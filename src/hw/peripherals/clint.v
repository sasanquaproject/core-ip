==> flow/design.v <==
module clint
    # (
        parameter BASE_ADDR = 32'h1000_0000,
        parameter TICK_CNT = 32'd1
    )
    (
        input wire          CLK,
        input wire          RST,
        input wire          RDEN,
        input wire  [31:0]  RIADDR,
        output reg  [31:0]  ROADDR,
        output reg          RVALID,
        output reg  [31:0]  RDATA,
        input wire          WREN,
        input wire  [31:0]  WADDR,
        input wire  [31:0]  WDATA,
        output reg          INT_EN,
        output reg  [3:0]   INT_CODE
    );
    assign clint_rden = RIADDR >= BASE_ADDR && RIADDR < BASE_ADDR + 32'h0001_0000 && RDEN;
    assign clint_wren = WADDR >= BASE_ADDR && WADDR < BASE_ADDR + 32'h0001_0000 && WREN;
    reg [31:0] itimer;
    wire itimer_ok = itimer == (TICK_CNT-32'd1);
    always @ (posedge CLK) begin
        if (RST)
            itimer <= 32'b0;
        else
            itimer <= itimer_ok ? 32'b0 : itimer + 32'b1;
    end
    reg  [31:0] msip;
    reg  [31:0] mtimecmp [1:0];   
    reg  [31:0] mtime    [1:0];   
    wire [63:0] mtimecmp64 = { mtimecmp[1], mtimecmp[0] };
    wire [63:0] mtime64    = { mtime[1], mtime[0] };
    always @ (posedge CLK) begin
        if (RST) begin
            ROADDR <= 32'b0;
            RVALID <= 1'b1;
            RDATA <= 32'b0;
        end
        else if (clint_rden) begin
            casez (RIADDR[15:0])
                16'h0000: begin   
                    ROADDR <= RIADDR;
                    RVALID <= 1'b1;
                    RDATA <= msip;
                end
                16'h400z: begin   
                    ROADDR <= RIADDR;
                    RVALID <= 1'b1;
                    RDATA <= mtimecmp[RIADDR[2]];
                end
                16'hbffz: begin   
                    ROADDR <= RIADDR;
                    RVALID <= 1'b1;
                    RDATA <= mtime[RIADDR[2]];
                end
            endcase
        end
        else begin
            ROADDR <= 32'b0;
            RVALID <= 1'b0;
            RDATA <= 32'b0;
        end
    end
    always @ (posedge CLK) begin
        if (RST) begin
            msip <= 32'b0;
            mtimecmp[1] <= 32'b0;
            mtimecmp[0] <= 32'b0;
            mtime[1] <= 32'b0;
            mtime[0] <= 32'b0;
        end
        else if (clint_wren) begin
            casez (WADDR[15:0])
                16'h400z: mtimecmp[WADDR[2]] <= WDATA;
                16'hbffz: mtime[WADDR[2]] <= WDATA;
            endcase
        end
        else if (itimer_ok) begin
            mtime[0] <= mtime[0] + 32'b1;
            mtime[1] <= mtime[0] == 32'hffff_ffff ? mtime[1] + 32'b1 : mtime[1];
        end
    end
    always @ (posedge CLK) begin
        if (RST) begin
            INT_EN <= 1'b0;
            INT_CODE <= 4'b0;
        end
        else if (clint_wren && WADDR[15:0] == 16'b0) begin   
            INT_EN <= WDATA[0];
            INT_CODE <= 4'd3;
        end
        else if (itimer_ok && (mtime64+32'd1) >= mtimecmp64) begin   
            INT_EN <= 1'b1;
            INT_CODE <= 4'd7;
        end
        else begin
            INT_EN <= 1'b0;
            INT_CODE <= 4'b0;
        end
    end
endmodule
======== From RTL to reports: clint ========
Tool output for the design above, in the order of the flow.
Lines are those of the file above, counted from 1.
Cell names lack the library's common part.
Not given: --
design
  top ..................................... clint
  clock ................................... CLK
  cell library ............................ sky130hd
  library corner .......................... tt_025C_1v80

======== Word-level counts ========
Source: Yosys, flattened and elaborated, memories not mapped. Widths are those after wreduce. Registers that Yosys merges into a memory's read port (data or address) are not register bits. Print and check cells do not count.
Memory sizes are those after Yosys's memory passes, which may raise the word count (mostly to a power of two), join words into wider ones and drop unused or constant bits.
word-level totals
  input port bits ......................... 100
  cells after elaboration ................. 78
  memory cells ............................ 2
  ROM bits ................................ 0
  RAM bits ................................ 128
  bits in latches ......................... 0
  register bits after elaboration ......... 101
  output and inout bits ................... 70
memories
  name      depth  width  line  text
  mtime     2      32     32    reg  [31:0] mtime    [1:0];
  mtimecmp  2      32     31    reg  [31:0] mtimecmp [1:0];
cells by class
  add/subtract/negate cells ............... 4
  div/mod/pow operators ................... 0
  eq/ne operators ......................... 6
  bitwise gates (word level) .............. 1
  $lt $le $gt $ge ......................... 5
  shift-type cells ........................ 0
  reductions and logical operators ........ 15
  $mul .................................... 0
  muxes and demuxes ....................... 38
operator list
  kind                                                                      number
  32-bit two-way mux                                                        13
  32-bit by 1-bit adder with 32-bit output (second input constant)          3
  32-bit parallel mux with 3-bit select                                     1
  32-bit by 29-bit >= comparator with 1-bit output (second input constant)  2
  32-bit by 29-bit < comparator with 1-bit output (second input constant)   2
  64-bit by 1-bit adder with 64-bit output (second input constant)          1
  64-bit >= comparator                                                      1
  64-bit OR reduction                                                       1
  64-bit two-way mux                                                        1
  16-bit zero test                                                          2
  32-bit equality test (second input constant)                              1
  32-bit zero test                                                          1
  12-bit by 11-bit equality test with 1-bit output (second input constant)  2
  12-bit equality test (second input constant)                              2
  1-bit two-way mux                                                         21
  1-bit logical AND                                                         6
  2-bit OR reduction                                                        3
  3-bit nonzero test                                                        1
  3-bit OR reduction                                                        1
  3-bit two-way mux                                                         1
  2-bit inequality test (second input constant)                             1
  2-bit two-way mux                                                         1
  1-bit inverter                                                            1

======== Depth ========
Yosys ltp: most cells in a row. Word level: on the elaborated netlist, between registers, memories and ports. Mapped: between sequential cells and ports; inverters and the memories' decode and read muxes count.
logic depth
  depth in word-level cells ............... 7
  ABC_AREA ................................ 0
  gate-level depth with buffers ........... 18
  depth with buffers taken out ............ 16

======== Mapped cells and area ========
Source: synth_stat.txt of the flow (Yosys; design flattened, memories mapped). It holds for the ABC_AREA given above (unset counts as 0); a run with the other value may have another netlist.
Totals and module areas in this step are rounded.
cells by type
  type      number
  edfxtp_1  128
  dfxtp_1   100
  ha_1      68
  xnor2_1   63
  mux2i_1   50
  xor2_1    57
  nand2_1   124
  nor2_1    110
  and3_1    53
  a21oi_1   64
  a22o_1    32
  inv_1     70
  nand3_1   52
  and2_1    40
  o21a_1    26
  nand4_1   29
  and4_1    19
  o22ai_1   26
Other cell types: 43; their cells: 209.
synthesis totals
  buffer cells ............................ 71
  sequential area ......................... 5846 sq um
  mapped area ............................. 12890 sq um
  mapped flip-flops ....................... 228
  standard cells after synthesis .......... 1320

======== Timing after synthesis ========
Source: OpenSTA report_checks on the synthesized netlist (no wires, ideal clock, input and output delay 20% of the period each), path of least setup slack; recovery checks are left aside. Register names are those of the netlist, which keeps one name where synthesis merged equal registers.
path after synthesis
  kind .................................... input to register
  start point ............................. input WADDR[28]
  end point ............................... memory mtime[1][0]
  delay of the path ....................... 3.130 ns
  path slack .............................. 3.302 ns
  time at the first pin ................... 1.608 ns
  clock period ............................ 8.04 ns
  stages .................................. 4
  buffers on the path ..................... 0
  library setup time ...................... 0.466 ns
  arrival ................................. 4.272 ns
  input delay ............................. 1.608 ns
  synthesis period reached ................ 4.738 ns
"delay of the path" = arrival - input delay + setup time.
"stages" counts driving pins, that of a launching flip-flop among them; a cell with two outputs on the path counts twice.
"synthesis period reached" is the clock period less the worst setup slack; recovery checks do not enter. This is arithmetic on one report: input and output delays are still those of the set period (20% each).
Between the ends stands the longest chain of elaborated cells between them, by number of cells; it is not shown to be the way that was timed. Of several equally long chains one is given.
Each line given opens the expression or statement behind the cell; cells for indexed reads and writes are added by Yosys, which also makes memories of some case tables.
Only ways into the end's enable, where the timed path ends, are counted here.
between the ends, after synthesis
  cell sequence ........................... nor4b_1 -> nand4_4 -> nand2_1 -> o21ai_0
  cells in the longest elaborated chain ... 7
  elaborated cells between the ends (all ways) .. 12
  RTL lines with such cells ............... 3
  those cells by class .................... compare: 2; mux: 7; reduce/logical: 3
RTL lines, path after synthesis
  element                                           line  text
  from (decl)                                       15    input wire  [31:0]  WADDR,
  32-bit by 29-bit >= comparator with 1-bit output  21    assign clint_wren = WADDR >= BASE_ADDR && WADDR < BASE_ADDR + 32'h0001_0000 && WREN;
  1-bit logical AND x2                              21
  1-bit two-way mux                                 74    else if (clint_wren) begin
  1-bit two-way mux                                 67    if (RST) begin
  64-bit OR reduction                               --
  1-bit two-way mux                                 --
  to (decl)                                         32    reg  [31:0] mtime    [1:0];

======== Path in the finished layout ========
From the final timing report of job 1: the path of least setup slack in the routed layout; clock arrival at registers is part of the times.
path post-layout
  kind .................................... register to register
  start point ............................. memory mtime[0][1]
  end point ............................... register INT_EN
  buffers on the path ..................... 1
  library setup time ...................... 0.12 ns
  path slack .............................. -0.72 ns
  clock period ............................ 2.86 ns
  time at the first pin ................... 0.54 ns
  arrival ................................. 4.01 ns
  stages .................................. 17
Between the ends stands the longest chain of elaborated cells between them, by number of cells; it is not shown to be the way that was timed. Of several equally long chains one is given.
The chain passes a memory read, where the word-level depth is cut; so it can be longer than that depth.
At most two assigning lines are given for a register; there are more.
between the ends, post-layout
  cell sequence ........................... edfxtp_1 -> buf_6 -> ha_4 -> nand4_1 -> nor2_2 -> and3_4 -> and2_4 -> and2_4 -> nand2_2 -> xnor2_2 -> ha_1 -> and4_1 -> a221o_1 -> a2111oi_4 -> o21ai_2 -> o211ai_1 -> a21oi_1
  cells in the longest elaborated chain ... 6
  elaborated cells between the ends (all ways) .. 6
  RTL lines with such cells ............... 3
  those cells by class .................... add/sub: 1; compare: 1; mux: 2; reduce/logical: 1; memory: 1
RTL lines, path post-layout
  element                                   line  text
  from (decl)                               32    reg  [31:0] mtime    [1:0];
  memory 2 x 32 bit                         32
  64-bit by 1-bit adder with 64-bit output  94    else if (itimer_ok && (mtime64+32'd1) >= mtimecmp64) begin
  64-bit >= comparator                      94
  1-bit logical AND                         94
  1-bit two-way mux                         94
  1-bit two-way mux                         90    else if (clint_wren && WADDR[15:0] == 16'b0) begin
  to (assign)                               87    INT_EN <= 1'b0;
  to (assign)                               91    INT_EN <= WDATA[0];
  to (decl)                                 17    output reg          INT_EN,

Appendix: measured runs

Top module clint; platform sky130hd; tools Yosys and OpenROAD; 2 stored runs in no particular order. Input and output delays are each 20% of the period that was set; the output load is 0.01 pF.
"clock period achieved" means the clock period less the worst setup slack. The figure is calculated, with input and output delays left at 20% of the set period.
"critical setup path time": the worst setup path's part of the clock period (all of it between registers, 20% less for each end at a port) less its slack. A launch clock that arrives late makes it longer, a capture clock that arrives late makes it shorter.
"overall power" rests on the timing tool's default activity at the inputs, not on a simulated workload.
Measured values are rounded.

---- job 1 ----
settings
  period_ns = 2.86
  CORE_UTILIZATION = 61
  SETUP_SLACK_MARGIN = 0.51
  PLACE_DENSITY_LB_ADDON = 0.25
  CELL_PAD_IN_SITES_GLOBAL_PLACEMENT = 0
  CELL_PAD_IN_SITES_DETAIL_PLACEMENT = 0
  TNS_END_PERCENT = 55
  GPL_ROUTABILITY_DRIVEN = 1
  CTS_CLUSTER_SIZE = 17
  CAP_MARGIN = 0
  SLEW_MARGIN = 10
  CORE_MARGIN = 2
results
  area of the synthesized netlist ......... 12890 sq um
  area inside the die boundary ............ 22320 sq um
  utilization of the finished layout ...... 0.881
  smallest setup slack .................... -0.724 ns
  total negative slack on setup checks .... -2.093 ns
  final worst hold slack .................. 0.454 ns
  overall power ........................... 7715 uW
  clock period achieved ................... 3.584 ns
  critical setup path time ................ 3.58 ns
  worst setup path kind ................... register to register

---- job 2 ----
settings
  period_ns = 5.01
  CORE_UTILIZATION = 43
  SETUP_SLACK_MARGIN = 1.36
  PLACE_DENSITY_LB_ADDON = 0.14
  CORE_MARGIN = 5
  CELL_PAD_IN_SITES_DETAIL_PLACEMENT = 1
  ABC_AREA = 0
  GPL_ROUTABILITY_DRIVEN = 1
  CAP_MARGIN = 20
  SLEW_MARGIN = 20
results
  area of the synthesized netlist ......... 12890 sq um
  area inside the die boundary ............ 33550 sq um
  utilization of the finished layout ...... 0.555
  smallest setup slack .................... 1.157 ns
  total negative slack on setup checks .... 0.000 ns
  final worst hold slack .................. 0.461 ns
  overall power ........................... 4441 uW
  clock period achieved ................... 3.853 ns
  critical setup path time ................ 3.85 ns
  worst setup path kind ................... register to register
